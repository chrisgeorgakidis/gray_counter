==> flow/design.v <==
module debounce (clk, reset, noisy, clean);
parameter DEBOUNCE = 1000000;	 
parameter DELAY = 100000000;	 
input wire clk, reset, noisy;
output reg clean;
reg [27:0] count;
reg [27:0]delay;
reg [2:0]step;
always @ (posedge clk or posedge reset) begin
	if(reset == 1) begin
		clean 		<= 1'b0;
		count		<= 20'd0;
		delay		<= DEBOUNCE;	 
		step		<= 3'b0;
	end
	else begin
		if (noisy == 1'b1) begin
			if (count == delay) begin	 
				clean		<= 1'b1;
				count		<= 20'd0;
				if (step == 0) begin
					delay <= DELAY;		 
					step <= step + 3'b1;
				end
				else if (step < 4) begin
					delay <= delay >> 1;	 
					step <= step + 3'b1;
				end
			end
			else begin
				clean <= 1'b0;
				count <= count + 20'd1;
			end
		end
		else begin
			clean 		<= 1'b0;
			count		<= 20'd0;
			delay		<= DEBOUNCE;	 
			step		<= 3'b0;
		end
	end
end
endmodule
==> Reports on debounce <==
Tool output for the design above, in the order of the flow.
Line numbers count from 1 in the design file above.
Cell names lack the library's common part.
{ "setup": {"top": "debounce", "clock_port": "clk", "cell_library": "sky130hd", "lib_corner": "tt_025C_1v80"} }

==> Word-level counts <==
Counts by Yosys on the flattened word-level netlist (proc, flatten, opt, wreduce; memories kept). Register bits leave out memories and registers merged into their read ports (data or address). Print and check cells are left out. Cells with the same type and inputs are merged into one.
{ "bits": {"elab_cells": 24, "output_inout_bits": 1, "in_bits": 3, "register_bits": 60} }
{ "classes": {"cmp": 1, "add_sub_neg": 2, "reduce_logical": 2, "equal": 3, "n_mux": 12} }
{ "op_table": {"columns": ["cell", "n"], "rows": [
  ["two-way mux 28 bit", 6],
  ["adder 28 x 1 -> 28 bit (second input constant)", 1],
  ["equality test 28 bit", 1],
  ["two-way mux 3 bit", 4],
  ["adder 3 x 1 -> 3 bit (second input constant)", 1],
  ["inequality test 3 x 1 -> 1 bit (second input constant)", 1],
  ["< comparator 3 bit (second input constant)", 1],
  ["zero test 3 bit", 1],
  ["inequality test 2 x 1 -> 1 bit (second input constant)", 1],
  ["AND reduction 2 bit", 1],
  ["two-way mux 1 bit", 2]
]} }

==> Logic depth <==
Yosys ltp: most cells in a row. Word level: on the elaborated netlist, between registers, memories and ports. Mapped: between sequential cells and ports; inverters and the memories' decode and read muxes count.
{ "depth": {"word_depth": 5, "ABC_AREA": 0, "depth_mapped": 8, "ltp_nobuf": 6} }

==> Mapped cells and area <==
The flow's flattened synthesis, as Yosys stat reports it; memories are mapped. The netlist is that of the ABC_AREA named above (0 if unset); the other value can give another one.
{ "types": {"columns": ["cell_type", "n", "area_total_um2"], "rows": [
  ["dfrtp_1", 52, 1.3E+03],
  ["xor2_1", 41, 359.094],
  ["dfstp_2", 7, 183.926],
  ["nand2_1", 34, 127.622],
  ["a41o_1", 11, 110.106],
  ["mux2i_1", 10, 100.096],
  ["xnor2_1", 11, 96.342],
  ["a21oi_1", 16, 80.077],
  ["o21ai_0", 16, 80.077],
  ["nand4_1", 12, 75.072],
  ["nor2_1", 19, 71.318],
  ["nor2_2", 11, 68.816],
  ["nor4_2", 5, 62.56],
  ["and3_1", 6, 37.536],
  ["clkbuf_1", 10, 37.536],
  ["ha_1", 3, 37.536],
  ["inv_1", 10, 37.536],
  ["nand3_1", 7, 35.034]
]} }
Not listed: further types 21, cells in them 42.
{ "synth_totals": {"synth_area_um2": 3244.4, "ffs": 59, "cells": 323} }

==> Path before layout <==
Source: OpenSTA report_checks on the synthesized netlist (no wires, ideal clock, input and output delay 20% of the period each), path of least setup slack; recovery checks are left aside. Register names are those of the netlist, which keeps one name where synthesis merged equal registers.
{ "synth_timing": {"path_type": "register -> register", "from": "register count[13]", "to": "register count[19]", "slack_ns": 1.118, "clock_period_ns": 3.12, "arrival_ns": 1.884, "stages": 7, "delay_ns": 2.003, "setup_time_ns": 0.119, "path_buffers": 1, "synth_period_reached_ns": 2.002} }
"delay_ns" is the arrival time less input delay plus setup time.
"stages": output pins that drive a net of the path, with the launching flip-flop's if there is one; two outputs of one cell count as two.
"synth_period_reached_ns" = period - worst setup slack (recovery checks aside). The figure is calculated, with input and output delays left at 20% of the set period.
The rows between start and end are the longest chain of elaborated cells between them; the timing report does not say that the signal goes this way. Where chains are equally long, one stands for them.
A line is the first line of the expression or statement that the cell stems from. Yosys adds cells for indexed reads and writes and turns some case tables into memories.
At most two assigning lines are given for a register; there are more.
{ "synth_between": {"path_cell_list": "dfrtp_1 xor2_1 nor4_2 nand4_4 o31ai_4 buf_8 nor2_2", "elab_chain_len": 3, "cells_between": 4} }
{ "synth_rtl": {"columns": ["item", "line_no", "rtl"], "rows": [
  ["from (decl)", 6, "reg [27:0] count;"],
  ["from (assign)", 12, "count <= 20'd0;"],
  ["from (assign)", 32, "count <= count + 20'd1;"],
  ["adder 28 x 1 -> 28 bit", 32, null],
  ["two-way mux 28 bit", 18, "if (count == delay) begin"],
  ["two-way mux 28 bit", 17, "if (noisy == 1'b1) begin"],
  ["to (assign)", 20, "count <= 20'd0;"],
  ["to (assign)", 32, null],
  ["to (decl)", 6, null]
]} }

==> Timing after layout <==
From the final timing report of entry A: the path of least setup slack in the routed layout; clock arrival at registers is part of the times.
{ "layout_timing": {"path_type": "register -> register", "from": "register delay[6]", "to": "register delay[1]", "slack_ns": 0.15, "clock_period_ns": 2.41, "arrival_ns": 2.49, "setup_time_ns": 0.11, "path_buffers": 1, "stages": 7} }
The rows between start and end are the longest chain of elaborated cells between them; the timing report does not say that the signal goes this way. Where chains are equally long, one stands for them.
At most two assigning lines are given for a register; there are more.
{ "layout_between": {"path_cell_list": "dfstp_2 xor2_1 nor4_1 and4b_1 buf_4 a21oi_1 a41o_1", "elab_chain_len": 3, "cells_between": 5} }
{ "layout_rtl": {"columns": ["item", "line_no", "rtl"], "rows": [
  ["from (decl)", 7, "reg [27:0]delay;"],
  ["from (assign)", 13, "delay <= DEBOUNCE;"],
  ["from (assign)", 26, "delay <= delay >> 1;"],
  ["equality test 28 bit", 18, "if (count == delay) begin"],
  ["two-way mux 28 bit", 18, null],
  ["two-way mux 28 bit", 17, "if (noisy == 1'b1) begin"],
  ["to (assign)", 13, null],
  ["to (assign)", 26, null],
  ["to (decl)", 7, null]
]} }

# Flow runs of debounce

Measured data: module debounce, platform sky130hd, 2 stored runs of the flow under differing settings, order arbitrary. Input and output delays are each 20% of the period that was set; the output load is 0.01 pF.
"timing.achieved_period_ns" = clock period - worst setup slack. The figure is calculated, with input and output delays left at 20% of the set period.
"worstPathTime_ns" = time allowed to the worst setup path (clock period - input delay - output delay, where it has them) - its slack; a late launch clock adds to it, a late capture clock takes from it.
"design_power_w": no workload was simulated; the value follows from the tool's default switching activity.
[
  {
    "run": "entry A",
    "settings": { "period_ns": 2.41, "CORE_UTILIZATION": 48, "CAP_MARGIN": 20, "CORE_MARGIN": 2, "SLEW_MARGIN": 20 },
    "results": { "synthesis_area_um2": 3244.4, "total_die_area_um2": 7433.0, "final_stdcell_area_um2": 3639.7, "finish.utilization_frac": 0.564, "ws_setup_ns": 0.147, "setupTns_ns": 0.000, "design_power_w": 0.002165, "timing.achieved_period_ns": 2.263, "worstPathTime_ns": 2.26, "worst_path_kind": "register -> register" }
  },
  {
    "run": "entry B",
    "settings": { "period_ns": 2.82, "CORE_UTILIZATION": 25, "SETUP_SLACK_MARGIN": 0.2, "PLACE_DENSITY_LB_ADDON": 0.05, "HOLD_SLACK_MARGIN": -0.09, "CORE_MARGIN": 3, "CELL_PAD_IN_SITES_GLOBAL_PLACEMENT": 1, "CELL_PAD_IN_SITES_DETAIL_PLACEMENT": 0, "TNS_END_PERCENT": 85, "ABC_AREA": 0, "GPL_TIMING_DRIVEN": 1, "CTS_CLUSTER_DIAMETER": 322, "MAX_ROUTING_LAYER": "met5", "CAP_MARGIN": 20, "SLEW_MARGIN": 20 },
    "results": { "synthesis_area_um2": 3244.4, "total_die_area_um2": 14380.8, "final_stdcell_area_um2": 3724.8, "finish.utilization_frac": 0.301, "ws_setup_ns": 0.381, "setupTns_ns": 0.000, "design_power_w": 0.001987, "timing.achieved_period_ns": 2.439, "worstPathTime_ns": 2.44, "worst_path_kind": "register -> register" }
  }
]
